==> flow/design.v <==
module fir#(parameter NUM_TAPS = 8,      
            parameter COEFF_WIDTH = 8,   
            parameter DATA_WIDTH = 16,   
			parameter OUT_WIDTH = 32,    
			parameter DECIMATE = 4)      
           (input logic clk,
		    input logic reset,
			input logic sample,
			input logic signal,
			output logic done,
			output logic [OUT_WIDTH-1:0] data_out);
	logic signed [COEFF_WIDTH-1:0] coeffs[0:NUM_TAPS-1];
	assign coeffs[0] = 8'sd10; 
	assign coeffs[1] = 8'sd32;
	assign coeffs[2] = 8'sd84;
	assign coeffs[3] = 8'sd127;
	assign coeffs[4] = 8'sd127;
	assign coeffs[5] = 8'sd84;
	assign coeffs[6] = 8'sd32;
	assign coeffs[7] = 8'sd10;
	logic signed [DATA_WIDTH-1:0] shifter[0:NUM_TAPS-1];
	logic signed [OUT_WIDTH-1:0] accumulator;
	logic signed [OUT_WIDTH-1:0] acc_next;
	logic signed [DATA_WIDTH-1:0] signal_extend;
	logic [DECIMATE-1:0] decimate_count;
	logic done_ready;
	always_comb begin
		signal_extend = signal ? 16'sd1 : 16'sd0;  
		acc_next = coeffs[0]*shifter[0]    
				   + coeffs[1]*shifter[1]
				   + coeffs[2]*shifter[2]
				   + coeffs[3]*shifter[3]
				   + coeffs[4]*shifter[4]
				   + coeffs[5]*shifter[5]
				   + coeffs[6]*shifter[6]
				   + coeffs[7]*shifter[7];
	end
	always_ff @(posedge clk) begin
		if(!reset) begin
			shifter[0] 		<= '0;  
			shifter[1] 		<= '0;
			shifter[2] 		<= '0;
			shifter[3] 		<= '0;
			shifter[4] 		<= '0;
			shifter[5]	    <= '0;
			shifter[6] 		<= '0;
			shifter[7] 		<= '0;
			accumulator 	<= '0;
			data_out 		<= '0;
			decimate_count  <= '0;	
			done            <= '0;
			done_ready      <= '0;
		end 
		else if(sample) begin 
			 done <= 1'b0;   
			shifter[0] <= signal_extend; 
			shifter[1] <= shifter[0];
			shifter[2] <= shifter[1];
			shifter[3] <= shifter[2];
			shifter[4] <= shifter[3];
			shifter[5] <= shifter[4];
			shifter[6] <= shifter[5];
			shifter[7] <= shifter[6];
			accumulator <= acc_next;
			decimate_count <= decimate_count + 1'b1;
            if (decimate_count == DECIMATE-1) begin
                decimate_count <= '0;
                data_out       <= accumulator;   
				accumulator    <= acc_next;
				done_ready       <= ~done_ready;
				if(done_ready) begin
					done <= 1'b1;
				end else begin
					done <= 1'b0;
				end
            end 
		end else begin 
			done <= 1'b0;
		end
	end
endmodule
module filter_core(input logic clk,
	               input logic reset,
	               input logic signal,
				   input logic sample,
			       output logic done,
			       output logic [31:0] filtered);
	logic barcode;
	sync synchronizer(clk, reset, signal, barcode);
	fir filter(clk, reset, sample, barcode, done, filtered);
endmodule
module sync (input  logic  clk, 
			 input logic reset,
			 input  logic async,
			 output logic synced);
  logic sync1;
  always_ff @(posedge clk, negedge reset) begin
    if (!reset) begin
      sync1  <= '0;
      synced <= '0;
    end else begin
      sync1  <= async;
      synced <= sync1;
    end
  end
endmodule
## Step by step through the tools: filter_core

Tool output for the design above, in the order of the flow.
Line numbers count from 1 in the design file above.
Operators carry their Yosys type and port widths (W data, S select, Z words).
The mark n/a stands for no value.

| design | value |
|---|---|
| design top | filter_core |
| clock port | clk |
| cell library | sky130hd |
| library corner | tt_025C_1v80 |

## Elaborated design

Source: Yosys, flattened and elaborated. Widths are those after wreduce. Registers that Yosys merges into a memory's read port (data or address) are not register bits. Print and check cells do not count. Equal cells are merged and count once.

| word-level totals | value |
|---|---|
| bits in registers | 200 |
| input port bits | 4 |
| output and inout bits | 33 |
| word-level cells | 36 |

| operators by class | value |
|---|---|
| add/sub/neg operators | 8 |
| multipliers | 6 |
| equality and inequality tests | 1 |
| multiplexer cells | 3 |
| bitwise gates (word level) | 1 |
| reduce/logical cells | 2 |

Operator list:

| kind | count |
|---|---|
| $mul A8 B16 Y24 const A | 2 |
| $mul A6 B16 Y22 const A | 2 |
| $add A32 B32 Y32 | 5 |
| $mul A4 B16 Y20 const A | 2 |
| $add A32 B21 Y32 | 1 |
| $add A21 B21 Y22 | 1 |
| $add A4 B1 Y4 const B | 1 |
| $eq A4 B2 Y1 const B | 1 |
| $mux W4 | 1 |
| $reduce_and A3 Y1 | 1 |
| $reduce_and A2 Y1 | 1 |
| $mux W1 | 2 |
| $not A1 Y1 | 1 |

## Depth

Yosys ltp: most cells in a row. Word level: on the elaborated netlist, between registers, memories and ports. Mapped: between sequential cells and ports; inverters and the memories' decode and read muxes count.

| depth | value |
|---|---|
| depth after elaboration | 8 |
| ABC_AREA | 0 |
| gate-level depth with buffers | 11 |
| depth with buffers taken out | 11 |

## Mapped cells and area

Yosys stat after the flow's synthesis: flattened, memories mapped to cells. It holds for the ABC_AREA given above (unset counts as 0); a run with the other value may have another netlist.

| synthesis totals | value |
|---|---|
| cells in the netlist | 215 |
| cell area after synthesis | 2163.3 sq um |
| area of sequential cells | 730.7 sq um |
| mapped flip-flops | 36 |
| buffers | 31 |

Cell types:

| cell type | count | area in all (sq um) |
|---|---|---|
| sky130_fd_sc_hd__dfxtp_1 | 34 | 680.653 |
| sky130_fd_sc_hd__fa_1 | 13 | 260.25 |
| sky130_fd_sc_hd__ha_1 | 19 | 237.728 |
| sky130_fd_sc_hd__buf_4 | 23 | 172.666 |
| sky130_fd_sc_hd__mux2i_1 | 15 | 150.144 |
| sky130_fd_sc_hd__nor2b_1 | 15 | 93.84 |
| sky130_fd_sc_hd__nand2_1 | 23 | 86.333 |
| sky130_fd_sc_hd__a21boi_1 | 11 | 82.579 |
| sky130_fd_sc_hd__inv_1 | 18 | 67.565 |
| sky130_fd_sc_hd__dfrtp_1 | 2 | 50.048 |
| sky130_fd_sc_hd__xnor2_1 | 3 | 26.275 |
| sky130_fd_sc_hd__and3_1 | 4 | 25.024 |
| sky130_fd_sc_hd__nand3_1 | 5 | 25.024 |
| sky130_fd_sc_hd__nand3b_1 | 3 | 22.522 |
| sky130_fd_sc_hd__a21o_1 | 2 | 15.014 |
| sky130_fd_sc_hd__buf_2 | 3 | 15.014 |
| sky130_fd_sc_hd__clkbuf_1 | 4 | 15.014 |
| sky130_fd_sc_hd__nor3b_1 | 2 | 15.014 |

Not listed: further types 14, cells in them 16.
By module: a second synthesis without flattening, with its own total; a netlist apart from the flattened one above.

| second synthesis, totals | value |
|---|---|
| cells (unflattened synthesis) | 255 |
| area (unflattened synthesis) | 2494.9 sq um |

Rows give one instance, submodules left out.

Modules:

| module | instances | cells | area (sq um) | seq. area (sq um) |
|---|---|---|---|---|
| fir | 1 | 253 | 2444.8 | 720.7 |
| sync | 1 | 2 | 50.0 | 50.0 |
| filter_core | 1 | 0 | 0.0 | 0.0 |

## Path before layout

OpenSTA on the mapped netlist: ideal clock, no wires. The path of least setup slack (recovery checks aside). Input and output delay are each 20% of the period. Register names are those of the netlist, which keeps one name where synthesis merged equal registers.

| timing path after synthesis | value |
|---|---|
| path kind | register -> register |
| start point | reg filter.shifter[4][0] |
| end point | reg filter.accumulator[7] |
| clock period | 6.13 ns |
| library setup time | 0.062 ns |
| time at the first pin | 0.000 ns |
| arrival | 3.280 ns |
| data required time | 6.068 ns |
| slack | 2.788 ns |
| path delay | 3.342 ns |
| stages on the path | 11 |
| buffers on the path | 0 |
| synthesis period reached | 3.342 ns |

"path delay" is the arrival time less input delay plus setup time.
"stages on the path": output pins that drive a net of the path, with the launching flip-flop's if there is one; two outputs of one cell count as two.
"synthesis period reached" is the clock period less the worst setup slack; recovery checks do not enter. This is arithmetic on one report: input and output delays are still those of the set period (20% each).
The rows between start and end are the longest chain of elaborated cells between them; the timing report does not say that the signal goes this way. Where chains are equally long, one stands for them.
Each line given opens the expression or statement behind the cell; cells for indexed reads and writes are added by Yosys, which also makes memories of some case tables.
A register here has more assigning lines than the two given.

| between the ends, after synthesis | value |
|---|---|
| cells stage by stage | sky130_fd_sc_hd__dfxtp_1 sky130_fd_sc_hd__fa_1 sky130_fd_sc_hd__inv_1 sky130_fd_sc_hd__fa_1 sky130_fd_sc_hd__inv_1 sky130_fd_sc_hd__fa_1 sky130_fd_sc_hd__fa_1 sky130_fd_sc_hd__ha_1 sky130_fd_sc_hd__and3_1 sky130_fd_sc_hd__or3_1 sky130_fd_sc_hd__nand3_1 |
| cells in the longest elaborated chain | 5 |
| elaborated cells on any way between the ends | 5 |
| source lines of those cells | 2 |
| those cells by class | add/sub: 4; mul: 1 |

Ends and longest elaborated chain, after synthesis:

| item | line | RTL |
|---|---|---|
| start, declared | 21 | `logic signed [DATA_WIDTH-1:0] shifter[0:NUM_TAPS-1];` |
| start, assigned | 44 | `shifter[4] <= '0;` |
| start, assigned | 60 | `shifter[4] <= shifter[3];` |
| $mul A8 B16 Y24 | 33 | `+ coeffs[4]*shifter[4]` |
| $add A32 B32 Y32 x2 | 29 | `acc_next = coeffs[0]*shifter[0]` |
| $add A32 B21 Y32 | 29 |  |
| $add A32 B32 Y32 | 29 |  |
| end, assigned | 64 | `accumulator <= acc_next;` |
| end, assigned | 69 | `accumulator <= acc_next;` |
| end, declared | 22 | `logic signed [OUT_WIDTH-1:0] accumulator;` |

## Worst path after layout

Path of least setup slack in the final report of entry A (OpenROAD, finished layout, wires in). Where an end is a register, its clock arrival counts in the times.

| timing path after layout | value |
|---|---|
| path kind | register -> register |
| start point | reg filter.shifter[4][0] |
| end point | reg filter.accumulator[7] |
| clock period | 4.42 ns |
| library setup time | 0.05 ns |
| time at the first pin | 0.28 ns |
| arrival | 3.73 ns |
| data required time | 4.65 ns |
| slack | 0.92 ns |
| stages on the path | 11 |
| buffers on the path | 0 |

The rows between start and end are the longest chain of elaborated cells between them; the timing report does not say that the signal goes this way. Where chains are equally long, one stands for them.
A register here has more assigning lines than the two given.

| between the ends, after layout | value |
|---|---|
| cells stage by stage | sky130_fd_sc_hd__dfxtp_1 sky130_fd_sc_hd__fa_1 sky130_fd_sc_hd__inv_1 sky130_fd_sc_hd__fa_1 sky130_fd_sc_hd__inv_1 sky130_fd_sc_hd__fa_1 sky130_fd_sc_hd__fa_1 sky130_fd_sc_hd__ha_1 sky130_fd_sc_hd__and3_1 sky130_fd_sc_hd__or3_1 sky130_fd_sc_hd__nand3_1 |
| cells in the longest elaborated chain | 5 |
| elaborated cells on any way between the ends | 5 |
| source lines of those cells | 2 |
| those cells by class | add/sub: 4; mul: 1 |

Ends and longest elaborated chain, after layout:

| item | line | RTL |
|---|---|---|
| start, declared | 21 | `logic signed [DATA_WIDTH-1:0] shifter[0:NUM_TAPS-1];` |
| start, assigned | 44 | `shifter[4] <= '0;` |
| start, assigned | 60 | `shifter[4] <= shifter[3];` |
| $mul A8 B16 Y24 | 33 | `+ coeffs[4]*shifter[4]` |
| $add A32 B32 Y32 x2 | 29 | `acc_next = coeffs[0]*shifter[0]` |
| $add A32 B21 Y32 | 29 |  |
| $add A32 B32 Y32 | 29 |  |
| end, assigned | 64 | `accumulator <= acc_next;` |
| end, assigned | 69 | `accumulator <= acc_next;` |
| end, declared | 22 | `logic signed [OUT_WIDTH-1:0] accumulator;` |

==> results <==
2 stored runs of filter_core in the flow (synthesis by Yosys, layout by OpenROAD, sky130hd cells), in arbitrary order. Constraints: input delay and output delay 20% of the set period each, output load 0.01 pF.
"achieved period" = clock period - worst setup slack. The figure is calculated, with input and output delays left at 20% of the set period.
"worst path time": the worst setup path's part of the clock period (all of it between registers, 20% less for each end at a port) less its slack. A launch clock that arrives late makes it longer, a capture clock that arrives late makes it shorter.
"total design power" is the tool's figure for a default switching activity; nothing was simulated.
A setting shown as n/a is not set for that run.

| run name | period_ns | CORE_UTILIZATION | PLACE_DENSITY_LB_ADDON | CORE_ASPECT_RATIO | CELL_PAD_IN_SITES_DETAIL_PLACEMENT | TNS_END_PERCENT | MIN_ROUTING_LAYER | CAP_MARGIN | CORE_MARGIN | SLEW_MARGIN | SETUP_SLACK_MARGIN | final utilization | cell area after synthesis (sq um) | worst setup slack after layout (ns) | achieved period (ns) | standard-cell area after layout (sq um) | area inside the die boundary (sq um) | setup total negative slack (ns) | worst hold slack after layout (ns) | total design power (µW) | worst path time (ns) | type of the worst setup path |
|---|---|---|---|---|---|---|---|---|---|---|---|---|---|---|---|---|---|---|---|---|---|---|
| entry A | 4.42 | 41 | 0.01 | 1.17 | 1 | 100 | met2 | 20 | 2 | 20 | n/a | 0.463 | 2163.3 | 0.922 | 3.498 | 2352.3 | 5875.3 | 0.000 | 0.357 | 633.9 | 3.50 | register -> register |
| entry B | 6.85 | 59 | 0.14 | n/a | n/a | n/a | n/a | 20 | 8 | 20 | 1.52 | 0.654 | 2163.3 | 3.355 | 3.495 | 2357.3 | 5859.9 | 0.000 | 0.354 | 449.1 | 3.49 | register -> register |
