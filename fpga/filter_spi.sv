==> flow/design.v <==
module filter_spi(input  logic sck, 			 
				  input  logic ce,  			 
                  output logic sdo, 			 
                  input logic [31:0] filtered);  
    logic [31:0] tuning_word_captured;
	logic [5:0] sck_count;
	always_ff @(posedge sck)
		if(ce) begin
			sck_count <= 6'b0;
			tuning_word_captured <= 32'b0;
		end else begin
			if(sck_count == 0) begin
				tuning_word_captured <= filtered; 
			end else begin
				tuning_word_captured <= {tuning_word_captured[30:0], 1'b0};
			end
			sck_count <= sck_count + 1'b1;
		end
    always_ff @(negedge sck)
        if(!ce) begin
			sdo <= tuning_word_captured[31];
		end else begin 
			sdo <= 1'b0;  
		end
endmodule
* Tool chain data of filter_spi
Tool output for the design above, in the order of the flow.
Line numbers count from 1 in the design file above.
Operators carry their Yosys type and port widths (W data, S select, Z words).
Library cell names are shortened.
Not given: --
- Top module :: filter_spi
- Clock :: sck
- Standard-cell library :: sky130hd
- Library corner :: tt_025C_1v80

* Word level
Source: Yosys, flattened and elaborated, memories not mapped. Widths are those after wreduce. Registers that Yosys merges into a memory's read port (data or address) are not register bits. Print and check cells do not count. Equal cells are merged and count once.
- Muxes and demuxes :: 1
- Bitwise logic cells :: 1
- Add/sub/neg operators :: 1
- Reductions and logical operators :: 2
** Operator list (number)
- $mux W32 :: 1
- $add A6 B1 Y6 const B :: 1
- $logic_not A6 Y1 :: 1
- $reduce_or A2 Y1 :: 1
- $not A1 Y1 :: 1
- Flip-flop bits (word level) :: 39
- Output and inout port bits :: 1
- Elaborated cells :: 9

* Logic depth
Depth = most cells in a row (Yosys ltp): at word level without a register or memory, in the mapped netlist without a sequential cell, where the memories' decode and read muxes count.
- Depth in word-level cells :: 3
- ABC_AREA :: 0
- Gate-level depth with buffers :: 6
- Mapped depth without buffers :: 5

* Netlist
Yosys stat after the flow's synthesis: flattened, memories mapped to cells. It holds for the ABC_AREA given above (unset counts as 0); a run with the other value may have another netlist.
Totals and module areas in this step are rounded.
** Cell types (number)
- dfxtp_1 :: 39
- nand2b_1 :: 63
- mux2i_1 :: 31
- buf_6 :: 3
- clkbuf_1 :: 7
- ha_1 :: 2
- nor4_4 :: 1
- xor2_1 :: 2
- nand3_1 :: 3
- nor2_1 :: 4
- nor2b_1 :: 2
- inv_1 :: 3
- and3b_2 :: 1
- xnor2_1 :: 1
- or3_1 :: 1
- a21oi_1 :: 1
- o21ai_0 :: 1
- nand2_1 :: 1
- Flip-flop cells :: 39
- Cells in the netlist :: 166
- Buffer cells :: 10
- Sequential area :: 780.7 um^2
- Chip area (Yosys) :: 1702 um^2

Add stored flow runs of filter_spi

2 stored runs of filter_spi in the flow (synthesis by Yosys, layout by OpenROAD, sky130hd cells), in arbitrary order. Constraints: input delay and output delay 20% of the set period each, output load 0.01 pF.
By "total power of the final layout" is meant OpenSTA's value without simulated activity: inputs other than the clock are taken to toggle once in ten clock periods, and the tool carries that through the logic.
Measured values are rounded.

* Record 1
** Files
==> flow/run.sh <==
#!/bin/bash
# the make line also repeats the synthesis and layout settings of config.mk as NAME=value (left out here)
make -C /OpenROAD-flow-scripts/flow DESIGN_CONFIG=/design/flow/config.mk WORK_HOME=/design/flow/orfs CLKGATE_MAP_FILE= finish
==> flow/config.mk <==
export PLATFORM = sky130hd
export DESIGN_NAME = filter_spi
export DESIGN_NICKNAME = filter_spi
export VERILOG_FILES = /design/flow/design.v
export SDC_FILE = /design/flow/constraint.sdc
export NUM_CORES = 4
export LEC_CHECK = 0
export CAP_MARGIN = 20
export CORE_MARGIN = 2
export CORE_UTILIZATION = 54
export SLEW_MARGIN = 20
==> flow/constraint.sdc <==
create_clock -name core_clock -period 1.55 [get_ports {sck}]
set_input_delay 0.3100 -clock core_clock [delete_from_list [all_inputs] [get_ports {sck}]]
set_output_delay 0.3100 -clock core_clock [all_outputs]
set_load 0.01 [all_outputs]
** Results
- Total negative slack on setup checks :: -0.337 ns
- Total power of the final layout :: 1.973 mW
- Area of the synthesized netlist :: 1,702 um^2
- Post-layout utilization :: 69.7%
- Std-cell area (final layout) :: 2,110 um^2
- Final worst hold slack :: 0.454 ns
- Die footprint :: 3,616 um^2
- Setup slack of the worst path :: -0.337 ns

* Record 2
** Files
==> flow/run.sh <==
#!/bin/bash
# the make line also repeats the synthesis and layout settings of config.mk as NAME=value (left out here)
make -C /OpenROAD-flow-scripts/flow DESIGN_CONFIG=/design/flow/config.mk WORK_HOME=/design/flow/orfs CLKGATE_MAP_FILE= finish
==> flow/config.mk <==
export PLATFORM = sky130hd
export DESIGN_NAME = filter_spi
export DESIGN_NICKNAME = filter_spi
export VERILOG_FILES = /design/flow/design.v
export SDC_FILE = /design/flow/constraint.sdc
export NUM_CORES = 4
export LEC_CHECK = 0
export CAP_MARGIN = 20
export CELL_PAD_IN_SITES_DETAIL_PLACEMENT = 1
export CORE_ASPECT_RATIO = 1.46
export CORE_MARGIN = 8
export CORE_UTILIZATION = 18
export CTS_CLUSTER_SIZE = 30
export HOLD_SLACK_MARGIN = 0.3
export PLACE_DENSITY_LB_ADDON = 0.15
export SLEW_MARGIN = 20
==> flow/constraint.sdc <==
create_clock -name core_clock -period 1.44 [get_ports {sck}]
set_input_delay 0.2880 -clock core_clock [delete_from_list [all_inputs] [get_ports {sck}]]
set_output_delay 0.2880 -clock core_clock [all_outputs]
set_load 0.01 [all_outputs]
** Results
- Total negative slack on setup checks :: -0.334 ns
- Total power of the final layout :: 3.158 mW
- Area of the synthesized netlist :: 1,702 um^2
- Post-layout utilization :: 26.3%
- Std-cell area (final layout) :: 2,464 um^2
- Final worst hold slack :: 0.450 ns
- Die footprint :: 12,880 um^2
- Setup slack of the worst path :: -0.334 ns
